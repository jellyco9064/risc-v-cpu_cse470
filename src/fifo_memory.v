==> flow/design.v <==
`timescale 1ns / 1ps
package opcodes;
    localparam LUI_OP    = 7'b0110111;
    localparam AUIPC_OP  = 7'b0010111;
    localparam JAL_OP    = 7'b1101111;
    localparam JALR_OP   = 7'b1100111;
    localparam BRANCH_OP = 7'b1100011;
    localparam LOAD_OP   = 7'b0000011;
    localparam STORE_OP  = 7'b0100011;
    localparam IRI_OP    = 7'b0010011;
    localparam IRR_OP    = 7'b0110011;
    localparam BEQ = 3'b000;
    localparam BNE = 3'b001;
    localparam BLT = 3'b100;
    localparam BGE = 3'b101;
    localparam BLTU = 3'b110;
    localparam BGEU = 3'b111;
    localparam LS_BYTE = 3'b000;
    localparam LS_HALF = 3'b001;
    localparam LS_WORD = 3'b010;
    localparam LS_UBYTE = 3'b100;
    localparam LS_UHALF = 3'b101;
    localparam NOP = 32'h00000013;
    localparam HALT_OP = 7'b1111111;
endpackage
`timescale 1ns / 1ps
package structs;
    localparam word_width = 32;
    localparam reg_addr_width = 5;
    localparam instruction_width = 97;
    typedef struct packed {
        logic is_pred_branch;
        logic [word_width-1:0] inst_addr;
        logic [6:0] opcode;
        logic [2:0] funct3;
        logic [reg_addr_width-1:0] rd;
        logic [reg_addr_width-1:0] rs1;
        logic [reg_addr_width-1:0] rs2;
        logic [6:0] funct7;
        logic [word_width-1:0] imm;
    } instruction;
    typedef struct packed {
        logic zero;
        logic overflow;
        logic negative;
    } alu_signal;
endpackage
module fifo_memory #(
    parameter c_DEPTH = 8, c_WIDTH = 8
    )(
    input clk,
    input reset,
    input wren,
    input rden,
    input  [c_WIDTH-1:0] data_in,
    output [c_WIDTH-1:0] data_out, data_out_peek,
    output reg [7:0] size,
    output reg fifo_full,
    output reg fifo_empty,
    output reg fifo_overflow,
    output reg fifo_underflow
    );
    reg [c_WIDTH-1:0] memory [0:(1 << c_DEPTH)-1];
    reg [c_DEPTH-1:0]  wraddr = 0;
    reg [c_DEPTH-1:0]  rdaddr = 0;
    reg [c_WIDTH-1:0] r_Data_Out, r_data_out_peek;
    always @(posedge clk) begin
        size <= (wraddr - rdaddr);
        if (reset) begin
            wraddr <= 8'b0;
        end else if (wren) begin
            memory[wraddr] <= data_in;
            if ((!fifo_full) || (rden)) begin
                wraddr <= wraddr + 1'b1;
                fifo_overflow <= 1'b0;
            end
            else
                fifo_overflow <= 1'b1;
        end
    end
    always @(posedge clk) begin
        r_data_out_peek <= memory[rdaddr];
        if (reset) begin
            rdaddr <= 8'b0;
        end 
        else if (rden) begin
            r_Data_Out <= memory[rdaddr];
            if (!fifo_empty) begin
                rdaddr <= rdaddr + 1'b1;
                fifo_underflow <= 1'b0;
            end
else
                fifo_underflow <= 1'b1;
        end
    end
    assign data_out_peek = r_data_out_peek;
    assign data_out = r_Data_Out;
    wire	[c_DEPTH-1:0]	dblnext, nxtread;
    assign	dblnext = wraddr + 2;
    assign	nxtread = rdaddr + 1'b1;
    always @(posedge clk)
        if (reset)
        begin
            fifo_full <= 1'b0;
            fifo_empty <= 1'b1;
        end else casez({ wren, rden, !fifo_full, !fifo_empty })
        4'b01?1: begin	 
            fifo_full  <= 1'b0;
            fifo_empty <= (nxtread == wraddr);
        end
        4'b101?: begin	 
            fifo_full <= (dblnext == rdaddr);
            fifo_empty <= 1'b0;
        end
        4'b11?0: begin	 
            fifo_full  <= 1'b0;
            fifo_empty <= 1'b0;
        end
        4'b11?1: begin	 
            fifo_full  <= fifo_full;
            fifo_empty <= 1'b0;
        end
        default: begin end
        endcase
endmodule
# --- Step by step through the tools: fifo_memory ---
# Tool output for the design above, in the order of the flow.
# Lines are those of the file above, counted from 1.
# Operators carry their Yosys type and port widths (W data, S select, Z words).
# Cell names lack the library's common part.
design:
  design: "fifo_memory"
  clock: "clk"
  cell_library: "sky130hd"
  lib_corner: "tt_025C_1v80"

# --- Elaborated design ---
# Counts by Yosys on the flattened word-level netlist (proc, flatten, opt, wreduce; memories kept). Register bits leave out memories and registers merged into their read ports (data or address). Print and check cells are left out. Cells with the same type and inputs are merged into one.
# Memory sizes are those after Yosys's memory passes, which may raise the word count (mostly to a power of two), join words into wider ones and drop unused or constant bits.
op_classes:
  n_mul: 0
  eq_ne: 6
  shift: 0
  mux: 10
  add_sub_neg: 4
  cmp: 0
  n_div: 0
  n_logic: 2
  n_reduce_logical: 11
ops:
  columns: ["cell", "n"]
  rows:
  - ["$mux W8", 4]
  - ["$add A8 B1 Y8 const B", 2]
  - ["$eq A8 B8 Y1", 2]
  - ["$eq A3 B3 Y1 const B", 3]
  - ["$reduce_and A2 Y1", 4]
  - ["$add A8 B2 Y8 const B", 1]
  - ["$sub A8 B8 Y8", 1]
  - ["$reduce_bool A2 Y1", 2]
  - ["$pmux W1 S2", 2]
  - ["$mux W1", 4]
  - ["$eq A3 B2 Y1 const B", 1]
  - ["$reduce_or A3 Y1", 1]
  - ["$not A1 Y1", 2]
  - ["$logic_not A1 Y1", 2]
  - ["$reduce_or A2 Y1", 1]
  - ["$logic_or A1 B1 Y1", 1]
bits:
  ramBits: 2048
  regBits: 44
  elab_cells: 43
  out_inout_bits: 28
  n_memories: 1
  romBits: 0
  clocked_rd_ports_x_width: 0
  latchBits: 0
mem_list:
  columns: ["name", "words", "width", "read_ports", "wr", "line", "text"]
  rows:
  - ["memory", 256, 8, 1, 1, 63, "reg [c_WIDTH-1:0] memory [0:(1 << c_DEPTH)-1];"]

# --- Logic depth ---
# Longest topological path by Yosys (ltp), each cell counted once; first at word level (registers and memories cut), then after technology mapping (sequential cells cut; the memories' decode and read muxes count).
logic_depth:
  word_depth: 4
  ABC_AREA: 0
  ltp_mapped: 13

# --- After synthesis ---
# Source: synth_stat.txt of the flow (Yosys; design flattened, memories mapped). It holds for the ABC_AREA given above (unset counts as 0); a run with the other value may have another netlist.
# Totals and module areas in this step are rounded.
by_type:
  columns: ["type", "n", "type_area_um2"]
  rows:
  - ["edfxtp_1", 2058, 6.18E+04]
  - ["mux4_2", 478, 1.08E+04]
  - ["mux2i_1", 128, 1.28E+03]
  - ["nor2_1", 332, 1.25E+03]
  - ["mux4_1", 37, 972.182]
  - ["dfxtp_1", 34, 680.653]
  - ["nand2_1", 176, 660.634]
  - ["buf_6", 45, 506.736]
  - ["buf_2", 56, 280.269]
  - ["a22oi_1", 35, 262.752]
  - ["clkbuf_1", 67, 251.491]
  - ["a21oi_1", 50, 250.24]
  - ["xnor2_1", 23, 201.443]
  - ["buf_8", 13, 195.187]
  - ["nand3_1", 39, 195.187]
  - ["buf_4", 25, 187.68]
  - ["o221ai_1", 21, 183.926]
  - ["ha_1", 14, 175.168]
# Other cell types: 55; their cells: 314.
mapped:
  seqArea_um2: 62000
  ffs: 2092
  cell_count: 3945
  area_um2: 82000

# --- Timing after synthesis ---
# Source: OpenSTA report_checks on the synthesized netlist (no wires, ideal clock, input and output delay 20% of the period each), path of least setup slack; recovery checks are left aside. Register names are those of the netlist, which keeps one name where synthesis merged equal registers.
synth_timing:
  kind: "register -> register"
  start: "register rdaddr[1]"
  end: "register size[7]"
  n_path_buf: 4
  driving_pins: 14
  path_delay_ns: 2.683
  path_slack_ns: 0.857
  required_ns: 3.408
  period_ns: 3.54
  launch_ns: 0.000
  t_arrival_ns: 2.551
  period_less_setup_slack_ns: 2.683
# "path_delay_ns" is the arrival time less input delay plus setup time.
# "driving_pins" counts driving pins, that of a launching flip-flop among them; a cell with two outputs on the path counts twice.
# "period_less_setup_slack_ns" is the clock period less the worst setup slack; recovery checks do not enter. This is arithmetic on one report: input and output delays are still those of the set period (20% each).
# Between the ends stands the longest chain of elaborated cells between them, by number of cells; it is not shown to be the way that was timed. Of several equally long chains one is given.
# A line is the first line of the expression or statement that the cell stems from. Yosys adds cells for indexed reads and writes and turns some case tables into memories.
synth_via:
  path_cell_list: "dfxtp_1 buf_4 buf_2 inv_2 buf_2 clkbuf_1 ha_1 nor2b_1 o21ai_0 nand2b_1 a21o_1 a21oi_1 o21ai_0 xor2_1"
  elab_chain_len: 1
  cone_cells: 1
  lines_between: 1
  cone_classes: "add/sub (1)"
synth_rtl:
  columns: ["item", "line", "text"]
  rows:
  - ["start, declared", 65, "reg [c_DEPTH-1:0]  rdaddr = 0;"]
  - ["start, assigned", 84, "rdaddr <= 8'b0;"]
  - ["start, assigned", 89, "rdaddr <= rdaddr + 1'b1;"]
  - ["$sub A8 B8 Y8", 68, "size <= (wraddr - rdaddr);"]
  - ["end, assigned", 68, null]
  - ["end, declared", 57, "output reg [7:0] size,"]

# --- Path in the finished layout ---
# Path of least setup slack in the final report of record 1 (OpenROAD, finished layout, wires in). Where an end is a register, its clock arrival counts in the times.
layout_timing:
  kind: "register -> register"
  start: "register rdaddr[0]"
  end: "register r_Data_Out[2]"
  driving_pins: 10
  required_ns: 3.17
  period_ns: 2.57
  n_path_buf: 3
  launch_ns: 0.88
  path_slack_ns: -1.25
  t_arrival_ns: 4.42
# Between the ends stands the longest chain of elaborated cells between them, by number of cells; it is not shown to be the way that was timed. Of several equally long chains one is given.
# A memory read counts as a cell of the chain, while the word-level depth stops at memories.
layout_via:
  path_cell_list: "dfxtp_4 buf_12 buf_16 buf_16 mux4_2 mux4_2 a22oi_2 nand4_1 o211ai_1 nor4_4"
  elab_chain_len: 1
  cone_cells: 1
  lines_between: 1
  cone_classes: "memory (1)"
layout_rtl:
  columns: ["item", "line", "text"]
  rows:
  - ["start, declared", 65, "reg [c_DEPTH-1:0]  rdaddr = 0;"]
  - ["start, assigned", 84, "rdaddr <= 8'b0;"]
  - ["start, assigned", 89, "rdaddr <= rdaddr + 1'b1;"]
  - ["$mem_v2 Z256 W8", 63, "reg [c_WIDTH-1:0] memory [0:(1 << c_DEPTH)-1];"]
  - ["end, assigned", 87, "r_Data_Out <= memory[rdaddr];"]
  - ["end, declared", 66, "reg [c_WIDTH-1:0] r_Data_Out, r_data_out_peek;"]

Ticket comment

Measured data: module fifo_memory, platform sky130hd, 2 stored runs of the flow under differing settings, order arbitrary. Input and output delays are each 20% of the period that was set; the output load is 0.01 pF.
"clock_period_reached_ns": clock period set for the run, less the worst setup slack. It is reckoned from that one timing run; input and output delays stay at 20% of the period that was set.
"worstPathTime_ns" is the time allowed to the run's worst setup path (the clock period less input and output delay, where it has them) less its slack. Clock arrival times count: a late capture clock shortens it, a late launch clock lengthens it.
"power_total_w" rests on the timing tool's default activity at the inputs, not on a simulated workload.
The results are shown rounded.

--- record 1 ---
==> flow/run.sh <==
#!/bin/bash
# the make line also repeats the synthesis and layout settings of config.mk as NAME=value (left out here)
make -C /OpenROAD-flow-scripts/flow DESIGN_CONFIG=/design/flow/config.mk WORK_HOME=/design/flow/orfs CLKGATE_MAP_FILE= finish
==> flow/config.mk <==
export PLATFORM = sky130hd
export DESIGN_NAME = fifo_memory
export DESIGN_NICKNAME = fifo_memory
export VERILOG_FILES = /design/flow/design.v
export SDC_FILE = /design/flow/constraint.sdc
export NUM_CORES = 4
export LEC_CHECK = 0
export CAP_MARGIN = 30
export CELL_PAD_IN_SITES_GLOBAL_PLACEMENT = 3
export CORE_MARGIN = 2
export CORE_UTILIZATION = 40
export GPL_TIMING_DRIVEN = 0
export HOLD_SLACK_MARGIN = 0.29
export MIN_ROUTING_LAYER = met1
export PLACE_DENSITY_LB_ADDON = 0.01
export SLEW_MARGIN = 20
==> flow/constraint.sdc <==
create_clock -name core_clock -period 2.57 [get_ports {clk}]
set_input_delay 0.5140 -clock core_clock [delete_from_list [all_inputs] [get_ports {clk}]]
set_output_delay 0.5140 -clock core_clock [all_outputs]
set_load 0.01 [all_outputs]

==> results, as YAML <==
results:
  finalCellArea_um2: 100000
  power_total_w: 0.076
  total_negative_slack_ns: -16
  finalUtil_frac: 0.51
  clock_period_reached_ns: 3.819
  final_die_area_um2: 210000
  worstPathTime_ns: 3.82
  worst_setup_path_type: "register -> register"
  yosys.chip_area_um2: 82000
  fin_ws_ns: -1.2
  worst_hold_slack_ns: 0.47

--- record 2 ---
==> flow/run.sh <==
#!/bin/bash
# the make line also repeats the synthesis and layout settings of config.mk as NAME=value (left out here)
make -C /OpenROAD-flow-scripts/flow DESIGN_CONFIG=/design/flow/config.mk WORK_HOME=/design/flow/orfs CLKGATE_MAP_FILE= finish
==> flow/config.mk <==
export PLATFORM = sky130hd
export DESIGN_NAME = fifo_memory
export DESIGN_NICKNAME = fifo_memory
export VERILOG_FILES = /design/flow/design.v
export SDC_FILE = /design/flow/constraint.sdc
export NUM_CORES = 4
export LEC_CHECK = 0
export CAP_MARGIN = 20
export CORE_ASPECT_RATIO = 0.96
export CORE_MARGIN = 2
export CORE_UTILIZATION = 71
export CTS_CLUSTER_SIZE = 95
export MIN_ROUTING_LAYER = met1
export SETUP_SLACK_MARGIN = 0.36
export SLEW_MARGIN = 20
==> flow/constraint.sdc <==
create_clock -name core_clock -period 2.23 [get_ports {clk}]
set_input_delay 0.4460 -clock core_clock [delete_from_list [all_inputs] [get_ports {clk}]]
set_output_delay 0.4460 -clock core_clock [all_outputs]
set_load 0.01 [all_outputs]

==> results, as YAML <==
results:
  finalCellArea_um2: 100000
  power_total_w: 0.081
  total_negative_slack_ns: -16
  finalUtil_frac: 0.87
  clock_period_reached_ns: 3.387
  final_die_area_um2: 120000
  worstPathTime_ns: 3.39
  worst_setup_path_type: "register -> register"
  yosys.chip_area_um2: 82000
  fin_ws_ns: -1.2
  worst_hold_slack_ns: 0.058
